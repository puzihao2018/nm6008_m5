==> flow/design.v <==
module Accumulator(
    input wire          CLK,
    input wire          NRST,
    input wire          EN2,
    input wire          EN3,
    input wire  [15:0]  IN,
    output reg  [16:0]  OUT
);
    reg [16:0]  FF;
    wire [16:0] D;
always @(posedge CLK or negedge NRST) begin
    if(!NRST) begin
        FF  <= 0;
        OUT <= 0;
    end else begin
        if(EN2) FF <= D;
        if(EN3) OUT <= D;
    end
end
assign D = $signed({IN[15],IN}) + $signed(FF);
endmodule
module FSM(
    input wire  CLK,
    input wire  START,
    input wire  NRST,
    output reg  EN1,
    output reg  EN2,
    output reg  EN3,
    output reg  OUT_STROBE
);
parameter IDLE  = 2'b00;
parameter C0    = 2'b01;
parameter C1    = 2'b10;
parameter STOP  = 2'b11;
reg     [1:0]   state;
always @(posedge CLK or negedge NRST) begin
    if(!NRST)   state <= IDLE;
    else case(state)
        IDLE:   if(START)   state   <= C0;
                else        state   <= IDLE;
        C0:                 state   <= C1;
        C1:                 state   <= STOP;
        STOP:               state   <= STOP;
    endcase
end
always @(*) begin
    case(state)
        IDLE:   begin       EN1         <= 1'b1;
                            EN2         <= 1'b0;
                            EN3         <= 1'b0;
                            OUT_STROBE  <= 1'b0;
        end
        C0:     begin       EN1         <= 1'b1;
                            EN2         <= 1'b1;
                            EN3         <= 1'b0;
                            OUT_STROBE  <= 1'b0;
        end
        C1:     begin       EN1         <= 1'b1;
                            EN2         <= 1'b1;
                            EN3         <= 1'b1;
                            OUT_STROBE  <= 1'b0;
        end
        STOP:   begin       EN1         <= 1'b0;
                            EN2         <= 1'b0;
                            EN3         <= 1'b0;
                            OUT_STROBE  <= 1'b1;
        end
    endcase
end
endmodule
module MatrixMultiplier(
input   wire            CLK,
input   wire            NRST,  
input   wire            START,
input   wire    [7:0]   A,
input   wire    [7:0]   B,
output  wire    [16:0]  OUT,
output  wire            OUT_STROBE
);
wire            [15:0]  C;
wire                    EN1;
wire                    EN2;
wire                    EN3;
FSM U1(
    .CLK(CLK),
    .START(START),
    .NRST(NRST),
    .EN1(EN1),
    .EN2(EN2),
    .EN3(EN3),
    .OUT_STROBE(OUT_STROBE)
);
Multiplier U2(
    .CLK(CLK),
    .NRST(NRST),
    .EN(EN1),
    .A(A),
    .B(B),
    .C(C)
);
Accumulator U3(
    .CLK(CLK),
    .NRST(NRST),
    .EN2(EN2),
    .EN3(EN3),
    .IN(C),
    .OUT(OUT)
);
endmodule
module Multiplier(
    input   wire            CLK,
    input   wire            NRST,
    input   wire            EN,
    input   wire    [7:0]   A,
    input   wire    [7:0]   B,    
    output  reg     [15:0]  C
);
wire [15:0] P;
assign P = $signed(A) * $signed(B);
always @(posedge CLK or negedge NRST) begin
    if(!NRST)       C   <= 0;
    else if(EN)     C   <= P;
end
endmodule
==> Reports on MatrixMultiplier <==
What the tools print for MatrixMultiplier, step after step.
Line numbers count from 1 in the design file above.
Operators carry their Yosys type and port widths (W data, S select, Z words).
Library cell names are shortened.
{ "design": {"top": "MatrixMultiplier", "clock_port": "CLK", "lib": "sky130hd", "pvt_corner": "tt_025C_1v80"} }

==> Word level <==
Yosys after proc, flatten, opt, wreduce and memory -nomap, before mapping. Enables and synchronous resets that opt folds into registers are not counted as muxes. Memory bits, and registers merged into a memory's read port (data or address), are not among the register bits. Print and check cells are not counted. Equal cells are merged and count once.
{ "classes": {"mux": 6, "mul": 1, "n_addsub": 1, "reduce_and_logical": 6, "eq_ne": 3} }
{ "op_table": {"columns": ["operator", "count"], "rows": [
  ["$mul A8 B8 Y16", 1],
  ["$add A16 B17 Y17", 1],
  ["$pmux W1 S2", 4],
  ["$reduce_or A2 Y1", 3],
  ["$reduce_or A3 Y1", 2],
  ["$pmux W2 S3", 1],
  ["$eq A2 B2 Y1 const B", 2],
  ["$eq A2 B1 Y1 const B", 1],
  ["$logic_not A2 Y1", 1],
  ["$mux W1", 1]
]} }
{ "word_totals": {"in_bits": 19, "register_bits": 52, "wordCells": 21} }

==> Depth <==
Depth = most cells in a row (Yosys ltp): at word level without a register or memory, in the mapped netlist without a sequential cell, where the memories' decode and read muxes count.
{ "depth": {"ltp_word": 3, "abc_area": 0, "mapped_depth": 17, "ltp_nobuf": 17} }

==> Synthesis result <==
Source: synth_stat.txt of the flow (Yosys; design flattened, memories mapped). It holds for the ABC_AREA given above (unset counts as 0); a run with the other value may have another netlist.
{ "by_type": {"columns": ["cell", "count", "type_area_um2"], "rows": [
  ["dfrtp_1", 53, 1.33E+03],
  ["fa_1", 56, 1.12E+03],
  ["ha_1", 45, 563.04],
  ["inv_1", 85, 319.056],
  ["nand2_1", 83, 311.549],
  ["and2_1", 42, 262.752],
  ["xnor2_1", 20, 175.168],
  ["mux2_2", 15, 168.912],
  ["o21ai_0", 26, 130.125],
  ["xor2_1", 13, 113.859],
  ["a21oi_1", 21, 105.101],
  ["nor2_1", 19, 71.318],
  ["a21o_1", 6, 45.043],
  ["nand2b_1", 6, 37.536],
  ["o21bai_1", 5, 37.536],
  ["a211oi_1", 4, 30.029],
  ["clkbuf_1", 8, 30.029],
  ["o211ai_1", 4, 30.029]
]} }
Other cell types: 28; their cells: 53.
{ "mapped": {"buf_cells": 10, "ff_cells": 54, "stdcells": 564, "mapped_area_um2": 5273.8} }
By module: a second synthesis without flattening, with its own total; a netlist apart from the flattened one above.
{ "hier_totals": {"hier_cells": 538, "area_unflattened_um2": 5416.4} }
Rows give one instance, submodules left out.
{ "modules": {"columns": ["mod", "seq_area_um2", "cells", "instances", "area_um2"], "rows": [
  ["Multiplier", 400.4, 328, 1, 3121.7],
  ["Accumulator", 850.8, 200, 1, 2162.1],
  ["FSM", 101.3, 10, 1, 132.6],
  ["MatrixMultiplier", 0.0, 0, 1, 0.0]
]} }

==> Worst setup path after synthesis <==
Source: OpenSTA report_checks on the synthesized netlist (no wires, ideal clock, input and output delay 20% of the period each), path of least setup slack; recovery checks are left aside. Register names are those of the netlist, which keeps one name where synthesis merged equal registers.
{ "synth_path": {"path_type": "input to register", "start": "in A[7]", "end": "reg U2.C[15]", "t_first_pin_ns": 0.978, "setup_slack_ns": -0.097, "tclk_ns": 4.89, "input_delay_ns": 0.978, "arrival_time_ns": 4.862, "driving_pins": 16, "path_delay_ns": 4.009, "period_less_setup_slack_ns": 4.987} }
"path_delay_ns" is the arrival time less input delay plus setup time.
"driving_pins" counts driving pins, that of a launching flip-flop among them; a cell with two outputs on the path counts twice.
"period_less_setup_slack_ns" = period - worst setup slack (recovery checks aside). The figure is calculated, with input and output delays left at 20% of the set period.
The rows between start and end are the longest chain of elaborated cells between them; the timing report does not say that the signal goes this way. Where chains are equally long, one stands for them.
Each line given opens the expression or statement behind the cell; cells for indexed reads and writes are added by Yosys, which also makes memories of some case tables.
{ "synth_between": {"path_cell_list": "and2_1 fa_1 inv_1 fa_1 inv_1 fa_1 inv_1 fa_1 inv_1 ha_1 a21oi_1 o21bai_1 a41oi_1 a21oi_1 xnor2_1 mux2_2", "elab_chain_len": 1} }
{ "synth_lines": {"columns": ["item", "line", "source"], "rows": [
  ["from (decl)", 75, "input   wire    [7:0]   A,"],
  ["$mul A8 B8 Y16", 119, "assign P = $signed(A) * $signed(B);"],
  ["to (assign)", 121, "if(!NRST)       C   <= 0;"],
  ["to (assign)", 122, "else if(EN)     C   <= P;"],
  ["to (decl)", 116, "output  reg     [15:0]  C"]
]} }

==> Path in the finished layout <==
Path of least setup slack in the final report of run 1 (OpenROAD, finished layout, wires in). Where an end is a register, its clock arrival counts in the times.
{ "layout_path": {"path_type": "input to register", "start": "in B[2]", "end": "reg U2.C[15]", "setup_slack_ns": 1.48, "t_first_pin_ns": 1.56, "driving_pins": 18, "tclk_ns": 7.78, "arrival_time_ns": 6.49, "input_delay_ns": 1.56} }
The rows between start and end are the longest chain of elaborated cells between them; the timing report does not say that the signal goes this way. Where chains are equally long, one stands for them.
{ "layout_between": {"path_cell_list": "clkdlybuf4s50_1 nand2_1 inv_1 fa_1 inv_1 fa_1 inv_1 fa_1 inv_1 fa_1 inv_1 ha_1 a21oi_1 o21bai_1 a41oi_1 a21oi_1 xnor2_1 mux2_2", "elab_chain_len": 1} }
{ "layout_lines": {"columns": ["item", "line", "source"], "rows": [
  ["from (decl)", 76, "input   wire    [7:0]   B,"],
  ["$mul A8 B8 Y16", 119, "assign P = $signed(A) * $signed(B);"],
  ["to (assign)", 121, "if(!NRST)       C   <= 0;"],
  ["to (assign)", 122, "else if(EN)     C   <= P;"],
  ["to (decl)", 116, "output  reg     [15:0]  C"]
]} }

Subject: MatrixMultiplier on sky130hd, stored results

Hello all,

Below are 2 stored runs of the flow (Yosys, OpenROAD; platform sky130hd) on MatrixMultiplier, each with its settings and what was measured, unordered. Constraints: input delay and output delay 20% of the set period each, output load 0.01 pF.
"clock_period_reached_ns" means the clock period less the worst setup slack. The figure is calculated, with input and output delays left at 20% of the set period.
"worst_path_ns" is the time allowed to the run's worst setup path (the clock period less input and output delay, where it has them) less its slack. Clock arrival times count: a late capture clock shortens it, a late launch clock lengthens it.
By "power.total_uw" is meant OpenSTA's value without simulated activity: inputs other than the clock are taken to toggle once in ten clock periods, and the tool carries that through the logic.
[
  {
    "run": "run 1",
    "settings": { "period_ns": 7.78, "CORE_UTILIZATION": 31, "PLACE_DENSITY_LB_ADDON": 0.24, "CELL_PAD_IN_SITES_DETAIL_PLACEMENT": 2, "TNS_END_PERCENT": 80, "GPL_ROUTABILITY_DRIVEN": 0, "CAP_MARGIN": 20, "CORE_MARGIN": 2, "SLEW_MARGIN": 20 },
    "results": { "yosys.chip_area_um2": 5273.8, "design_die_area_um2": 18071.4, "util_pct": 36.4, "ws_setup_ns": 1.481, "power.total_uw": 2724, "clock_period_reached_ns": 6.299, "worst_path_ns": 4.74, "critical_path_kind": "input to register" }
  },
  {
    "run": "run 2",
    "settings": { "period_ns": 8.26, "CORE_UTILIZATION": 41, "CELL_PAD_IN_SITES_GLOBAL_PLACEMENT": 1, "TNS_END_PERCENT": 50, "GPL_TIMING_DRIVEN": 0, "SLEW_MARGIN": 40, "MAX_ROUTING_LAYER": "met5", "CAP_MARGIN": 20, "CORE_MARGIN": 2 },
    "results": { "yosys.chip_area_um2": 5273.8, "design_die_area_um2": 13786.3, "util_pct": 47.9, "ws_setup_ns": 2.057, "power.total_uw": 2420, "clock_period_reached_ns": 6.203, "worst_path_ns": 4.55, "critical_path_kind": "input to register" }
  }
]

Thanks
